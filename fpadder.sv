==> flow/design.v <==
module fpadder (output logic [31:0] sum, output logic ready,
		 input logic [31:0] a, input logic clock, nreset);
logic signA, signB;
logic [7:0] expA, expB;
logic [23:0] mantissaA, mantissaB;
logic [24:0] denormSum;
logic [4:0] normalizeCounter;
enum {reset, start, loada, loadb, checkSpecial, denormalize, adding, subtracting, normalizeAdd1, normalizeAdd2, normalizeSub1, normalizeSub2} state;
always_ff @(posedge clock, negedge nreset)
begin: SEQ
if (~nreset)
state <= reset;
else
begin  
case(state)
reset: begin
  signA <= '0;
  signB <= '0;
  mantissaA <= '0;
  mantissaB <= '0;
  expA <= '0;
  expB <= '0;
  sum <= '0;
  denormSum <= '0;
  normalizeCounter <= '0;
  state <= start;
end
start: begin
  normalizeCounter <= '0;
  state <= loada;
  end
  loada: begin
  sum <= 0;
  signA <= a[31];
  expA <= a[30:23];
  mantissaA[23:1] <= a[22:0];
  state <= loadb;
  end
  loadb: begin
  signB <= a[31];
  expB <= a[30:23];
  mantissaB[23:1] <= a[22:0];
  state <= checkSpecial;
end
checkSpecial : begin        
  if((expA == 8'b11111111) && (mantissaA[23:1] != 23'b00000000000000000000000))
  begin
  sum <= 32'b11111111111111111111111111111111;  
  state <= start;
  end
  else if((expB == 8'b11111111) && (mantissaB[23:1] != 23'b00000000000000000000000))
  begin
  sum <= 32'b11111111111111111111111111111111;  
  state <= start;
  end
  else if((expA == 8'b11111111) && (expB == 8'b11111111) && (signA != signB))
  begin
  sum <= 32'b11111111111111111111111111111111;  
  state <= start;
  end
  else if(expA == 8'b11111111)
  begin
  sum <= {signA, 31'b1111111100000000000000000000000};  
  state <= start;
  end
  else if(expB == 8'b11111111)
  begin
  sum <= {signB, 31'b1111111100000000000000000000000};  
  state <= start;
  end
  else if({expA, mantissaA[23:1]} == '0) 
  begin
  sum <= {signB, expB, mantissaB[23:1]};
  state <= start;
  end
  else if({expB, mantissaB[23:1]} == '0)
  begin
  sum <= {signA, expA, mantissaA[23:1]};
  state <= start;
  end
  else
  state <= denormalize;
end
denormalize : begin
  if (expA < expB)
  begin
  mantissaA[23:0] <= {1'b1, mantissaA[23:1]} >> (expB-expA);
  mantissaB[23:0] <= {1'b1, mantissaB[23:1]};
  sum[30:23] <= expB;
  end
  else
  begin
  mantissaB[23:0] <= {1'b1, mantissaB[23:1]} >> (expA-expB);
  mantissaA[23:0] <= {1'b1, mantissaA[23:1]};
  sum[30:23] <= expA;
  end
  if(signA == signB)
  begin
  state <= adding;
  end
  else
  begin
  state <= subtracting;
  end
end
adding: begin
  denormSum[24:0] <= mantissaA[23:0] + mantissaB[23:0];  
  sum[31] <= signA;
  state <= normalizeAdd1;
end
normalizeAdd1: begin
  if(denormSum[24])
  begin
  sum[30:23] <= sum[30:23] + 1'b1;
  sum[22:0] <= denormSum[23:1];
  end
  else
  sum[22:0] <= denormSum[22:0];
  state <= normalizeAdd2;
end
normalizeAdd2: begin
  if(sum[30:23] == 8'b11111111)
  sum[30:0] <= 31'b1111111100000000000000000000000;
  state <= start;
end
subtracting: begin
  if(mantissaA[23:0] == '0)
  begin
  sum <= {signB, expB, mantissaB[22:0]};
  state <= start;
  end
  else if(mantissaB[23:0] == '0)
  begin
  sum <= {signA, expA, mantissaA[22:0]};
  state <= start;
  end
  else if(signA)
  begin
  denormSum <= {signA, (~mantissaA[23:0] + 1'b1)} + {signB, mantissaB[23:0]};
  state <= normalizeSub1;
  end
  else
  begin
  denormSum <= {signA, mantissaA[23:0]} + {signB, (~mantissaB[23:0] + 1'b1)};
  state <= normalizeSub1;
end
end
normalizeSub1: begin
  if(denormSum[23:0] == '0)
  begin
  sum <= 0;
  state <= start;
  end
  else 
  begin
  if (denormSum[24])
  begin
  denormSum[23:0] <= ~denormSum[23:0] + 1'b1;
  sum[31] <= denormSum[24];
  end
  state <= normalizeSub2;
  end
end
normalizeSub2: begin
  if(~denormSum[23])
  begin
  denormSum[23:0] <= denormSum[23:0] << 1;
  sum[30:23] <= sum[30:23] - 1'b1;
  normalizeCounter <= normalizeCounter + 1'b1;
  state <= normalizeSub2;
  end
  else
  begin
  sum[22:0] <= denormSum[22:0];
  state <= start;
  end
end
endcase
end
end
always_comb
begin: COM
  ready = '0;
  case(state)
  reset : begin
  ready = '0;
  end
  start : begin
  ready = '1;
  end
  default : begin
  ready = '0;
  end
  endcase
  end
endmodule
---- Reports on fpadder ----
Tool output for the design above, in the order of the flow.
Lines are those of the file above, counted from 1.
Cell names lack the library's common part.
Not given: --
design
  top ..................................... fpadder
  clock ................................... clock
  cell library ............................ sky130hd
  corner .................................. tt_025C_1v80

---- Elaborated design ----
Yosys after proc, flatten, opt, wreduce and memory -nomap, before mapping. Memory bits, and registers merged into a memory's read port (data or address), are not among the register bits. Print and check cells are not counted.
bit counts
  input port bits ......................... 34
  word-level cells ........................ 173
  output and inout bits ................... 33
  bits in registers ....................... 155
operators by class
  bitwise operators ....................... 3
  add/subtract/negate cells ............... 10
  shifts and indexed selects .............. 2
  reduce/logical cells .................... 36
  mux-type cells .......................... 78
  magnitude comparators ................... 1
  equal/unequal tests ..................... 28
operators with widths
  kind                                                       count
  32-bit case mux with 11-bit select                         1
  23-bit 2-to-1 mux                                          15
  23-bit case mux with 7-bit select                          1
  24-bit 2-to-1 mux                                          6
  23-bit case mux with 3-bit select                          2
  32-bit by 3-bit == test with 1-bit output with constant B  4
  32-bit by 4-bit == test with 1-bit output with constant B  4
  24-bit case mux with 5-bit select                          1
  8-bit 2-to-1 mux                                           14
  24-bit by 1-bit adder with 24-bit output with constant B   3
  24-bit inverter                                            3
  24-bit logical NOT                                         3
  32-bit by 2-bit == test with 1-bit output with constant B  2
  8-bit case mux with 8-bit select                           1
  31-bit logical NOT                                         2
  25-bit adder                                               2
  24-bit by 8-bit >> shifter with 24-bit output              2
  23-bit nonzero test                                        2
  32-bit by 1-bit == test with 1-bit output with constant B  1
  32-bit logical NOT                                         1
  8-bit case mux with 2-bit select                           2
  24-bit by 24-bit adder with 25-bit output                  1
  8-bit == test with constant B                              3
  3-bit 2-to-1 mux                                           7
  2-bit != test with constant B                              9
  1-bit 2-to-1 mux                                           18
  8-bit subtractor                                           2
  4-bit 2-to-1 mux                                           4
Other operator kinds: 24; their cells: 42.

---- Logic depth ----
Yosys ltp: most cells in a row. Word level: on the elaborated netlist, between registers, memories and ports. Mapped: between sequential cells and ports; inverters and the memories' decode and read muxes count.
depth
  depth after elaboration ................. 9
  ABC_AREA ................................ 0
  mapped depth ............................ 18
  gate-level depth less buffers ........... 17

---- Mapped cells and area ----
Yosys stat after the flow's synthesis: flattened, memories mapped to cells. It holds for the ABC_AREA given above (unset counts as 0); a run with the other value may have another netlist.
cell types
  cell type  count  area in all (um^2)
  edfxtp_1   123    3.69E+03
  ha_1       110    1376.32
  o21ai_0    154    770.739
  xnor2_1    77     674.397
  a21oi_1    130    650.624
  a22oi_1    62     465.446
  nand2_1    114    427.91
  xor2_1     47     411.645
  nor2_1     109    409.142
  mux4_2     18     405.389
  mux2i_1    36     360.346
  clkbuf_1   82     307.795
  o211ai_1   41     307.795
  a21o_1     37     277.766
  dfrtp_1    11     275.264
  and2_1     30     187.68
  inv_1      50     187.68
  nor3_1     37     185.178
Other cell types: 70; their cells: 379.
synthesis totals
  mapped area ............................. 14400.1 um^2
  mapped cells ............................ 1647
  flip-flops .............................. 135

---- Path before layout ----
Source: OpenSTA report_checks on the synthesized netlist (no wires, ideal clock, input and output delay 20% of the period each), path of least setup slack; recovery checks are left aside. Register names are those of the netlist, which keeps one name where synthesis merged equal registers.
timing after synthesis
  kind .................................... register -> register
  from .................................... register mantissaA[5]
  to ...................................... register denormSum[20]
  library setup time ...................... 0.271 ns
  slack ................................... 4.460 ns
  clock period ............................ 8.61 ns
  delay of the path ....................... 4.150 ns
  stages .................................. 19
  required time ........................... 8.339 ns
  launch time at the first pin ............ 0.000 ns
  arrival ................................. 3.879 ns
  synthesis period reached ................ 4.15 ns
"delay of the path" = arrival - input delay + setup time.
"stages": output pins that drive a net of the path, with the launching flip-flop's if there is one; two outputs of one cell count as two.
"synthesis period reached" = period - worst setup slack (recovery checks aside). The figure is calculated, with input and output delays left at 20% of the set period.
Between the ends stands the longest chain of elaborated cells between them, by number of cells; it is not shown to be the way that was timed. Of several equally long chains one is given.
Each line given opens the expression or statement behind the cell; cells for indexed reads and writes are added by Yosys, which also makes memories of some case tables.
A register here has more assigning lines than the two given.
Ways into the end's enable are left out, as the timed path ends at the data pin.
on the way, after synthesis
  cell sequence ........................... edfxtp_1 -> buf_2 -> or4_1 -> nor4_1 -> nand2b_1 -> inv_1 -> nand2_1 -> xor2_1 -> ha_1 -> clkbuf_1 -> a21oi_1 -> o21ai_0 -> a21oi_1 -> nand2_1 -> a221oi_1 -> xor2_1 -> a21oi_1 -> a222oi_1 -> o21ai_0
  cells in the longest elaborated chain ... 7
  elaborated cells on any way between the ends .. 10
  those cells by class .................... add/sub (4); mux (4); logic (1); reduce/logical (1)
ends and longest elaborated chain, after synthesis
  what                                      line  text
  start, declared                           5     logic [23:0] mantissaA, mantissaB;
  start, assigned                           36    mantissaA[23:1] <= a[22:0];
  start, assigned                           87    mantissaA[23:0] <= {1'b1, mantissaA[23:1]} >> (expB-expA);
  24-bit inverter                           139   denormSum <= {signA, (~mantissaA[23:0] + 1'b1)} + {signB, mantissaB[23:0]};
  24-bit by 1-bit adder with 24-bit output  139
  25-bit adder                              139
  24-bit 2-to-1 mux                         137   else if(signA)
  24-bit 2-to-1 mux                         132   else if(mantissaB[23:0] == '0)
  24-bit 2-to-1 mux                         127   if(mantissaA[23:0] == '0)
  24-bit case mux with 5-bit select         15    case(state)
  end, assigned                             107   denormSum[24:0] <= mantissaA[23:0] + mantissaB[23:0];
  end, assigned                             139
  end, declared                             6     logic [24:0] denormSum;

---- Timing after layout ----
From the final timing report of run 1: the path of least setup slack in the routed layout; clock arrival at registers is part of the times.
timing after layout
  kind .................................... register -> register
  from .................................... register mantissaB[8]
  to ...................................... register denormSum[22]
  slack ................................... -1.06 ns
  launch time at the first pin ............ 0.44 ns
  required time ........................... 3.02 ns
  stages .................................. 17
  library setup time ...................... 0.25 ns
  arrival ................................. 4.08 ns
  clock period ............................ 2.85 ns
Between the ends stands the longest chain of elaborated cells between them, by number of cells; it is not shown to be the way that was timed. Of several equally long chains one is given.
A register here has more assigning lines than the two given.
Ways into the end's enable are left out, as the timed path ends at the data pin.
on the way, after layout
  cell sequence ........................... edfxtp_1 -> or4_4 -> nor4_4 -> nor2b_4 -> nand3_2 -> nor4_4 -> xnor2_2 -> ha_4 -> a211oi_4 -> o21ai_2 -> a211oi_2 -> a311oi_2 -> o21ai_1 -> nor2_1 -> nor3_2 -> o21ai_1 -> a211o_1
  cells in the longest elaborated chain ... 7
  elaborated cells on any way between the ends .. 10
  those cells by class .................... add/sub (4); mux (4); logic (1); reduce/logical (1)
ends and longest elaborated chain, after layout
  what                                      line  text
  start, declared                           5     logic [23:0] mantissaA, mantissaB;
  start, assigned                           42    mantissaB[23:1] <= a[22:0];
  start, assigned                           88    mantissaB[23:0] <= {1'b1, mantissaB[23:1]};
  24-bit inverter                           144   denormSum <= {signA, mantissaA[23:0]} + {signB, (~mantissaB[23:0] + 1'b1)};
  24-bit by 1-bit adder with 24-bit output  144
  25-bit adder                              144
  24-bit 2-to-1 mux                         137   else if(signA)
  24-bit 2-to-1 mux                         132   else if(mantissaB[23:0] == '0)
  24-bit 2-to-1 mux                         127   if(mantissaA[23:0] == '0)
  24-bit case mux with 5-bit select         15    case(state)
  end, assigned                             107   denormSum[24:0] <= mantissaA[23:0] + mantissaB[23:0];
  end, assigned                             139   denormSum <= {signA, (~mantissaA[23:0] + 1'b1)} + {signB, mantissaB[23:0]};
  end, declared                             6     logic [24:0] denormSum;

Appendix: measured runs

Top module fpadder; platform sky130hd; tools Yosys and OpenROAD; 2 stored runs in no particular order. Input and output delays are each 20% of the period that was set; the output load is 0.01 pF.
"achieved clock period (ns)" = clock period - worst setup slack. The figure is calculated, with input and output delays left at 20% of the set period.
"worst setup path time (ns)" means the part of the period allowed to the worst setup path (the constraints hold back 20% at inputs and 20% at outputs) less its slack; where the path has registers, the arrival times of their clocks count too.
"finish__power__total": no workload was simulated; the value follows from the tool's default switching activity.

Flow files of run 1
==> flow/run.sh <==
#!/bin/bash
# the make line also repeats the synthesis and layout settings of config.mk as NAME=value (left out here)
make -C /OpenROAD-flow-scripts/flow DESIGN_CONFIG=/design/flow/config.mk WORK_HOME=/design/flow/orfs CLKGATE_MAP_FILE= finish
==> flow/config.mk <==
export PLATFORM = sky130hd
export DESIGN_NAME = fpadder
export DESIGN_NICKNAME = fpadder
export VERILOG_FILES = /design/flow/design.v
export SDC_FILE = /design/flow/constraint.sdc
export NUM_CORES = 4
export LEC_CHECK = 0
export CAP_MARGIN = 20
export CELL_PAD_IN_SITES_GLOBAL_PLACEMENT = 0
export CORE_ASPECT_RATIO = 0.87
export CORE_MARGIN = 2
export CORE_UTILIZATION = 48
export CTS_CLUSTER_DIAMETER = 194
export CTS_CLUSTER_SIZE = 53
export HOLD_SLACK_MARGIN = 0.26
export MAX_ROUTING_LAYER = met4
export PLACE_DENSITY_LB_ADDON = 0.22
export SETUP_SLACK_MARGIN = 0.14
export SLEW_MARGIN = 20
==> flow/constraint.sdc <==
create_clock -name core_clock -period 2.85 [get_ports {clock}]
set_input_delay 0.5700 -clock core_clock [delete_from_list [all_inputs] [get_ports {clock}]]
set_output_delay 0.5700 -clock core_clock [all_outputs]
set_load 0.01 [all_outputs]

report of run 1
yosys chip area after synthesis (um^2): 14400.1
finish__design__die__area: 31405.0
finish__design__instance__area__stdcell: 22106.2
finish__design__instance__utilization: 0.7431
finish__timing__setup__ws: -1.057
finish__timing__setup__tns: -80.591
finish__timing__hold__ws: 0.372
finish__power__total: 3.304e-02
achieved clock period (ns): 3.907
worst setup path time (ns): 3.91
worst setup path kind: register -> register

Flow files of run 2
==> flow/run.sh <==
#!/bin/bash
# the make line also repeats the synthesis and layout settings of config.mk as NAME=value (left out here)
make -C /OpenROAD-flow-scripts/flow DESIGN_CONFIG=/design/flow/config.mk WORK_HOME=/design/flow/orfs CLKGATE_MAP_FILE= finish
==> flow/config.mk <==
export PLATFORM = sky130hd
export DESIGN_NAME = fpadder
export DESIGN_NICKNAME = fpadder
export VERILOG_FILES = /design/flow/design.v
export SDC_FILE = /design/flow/constraint.sdc
export NUM_CORES = 4
export LEC_CHECK = 0
export CAP_MARGIN = 5
export CELL_PAD_IN_SITES_DETAIL_PLACEMENT = 1
export CORE_MARGIN = 2
export CORE_UTILIZATION = 48
export CTS_CLUSTER_DIAMETER = 359
export CTS_CLUSTER_SIZE = 19
export GPL_TIMING_DRIVEN = 1
export PLACE_DENSITY_LB_ADDON = 0.29
export SETUP_SLACK_MARGIN = 0.96
export SLEW_MARGIN = 20
==> flow/constraint.sdc <==
create_clock -name core_clock -period 3.59 [get_ports {clock}]
set_input_delay 0.7180 -clock core_clock [delete_from_list [all_inputs] [get_ports {clock}]]
set_output_delay 0.7180 -clock core_clock [all_outputs]
set_load 0.01 [all_outputs]

report of run 2: did not finish, route, GRT-0232
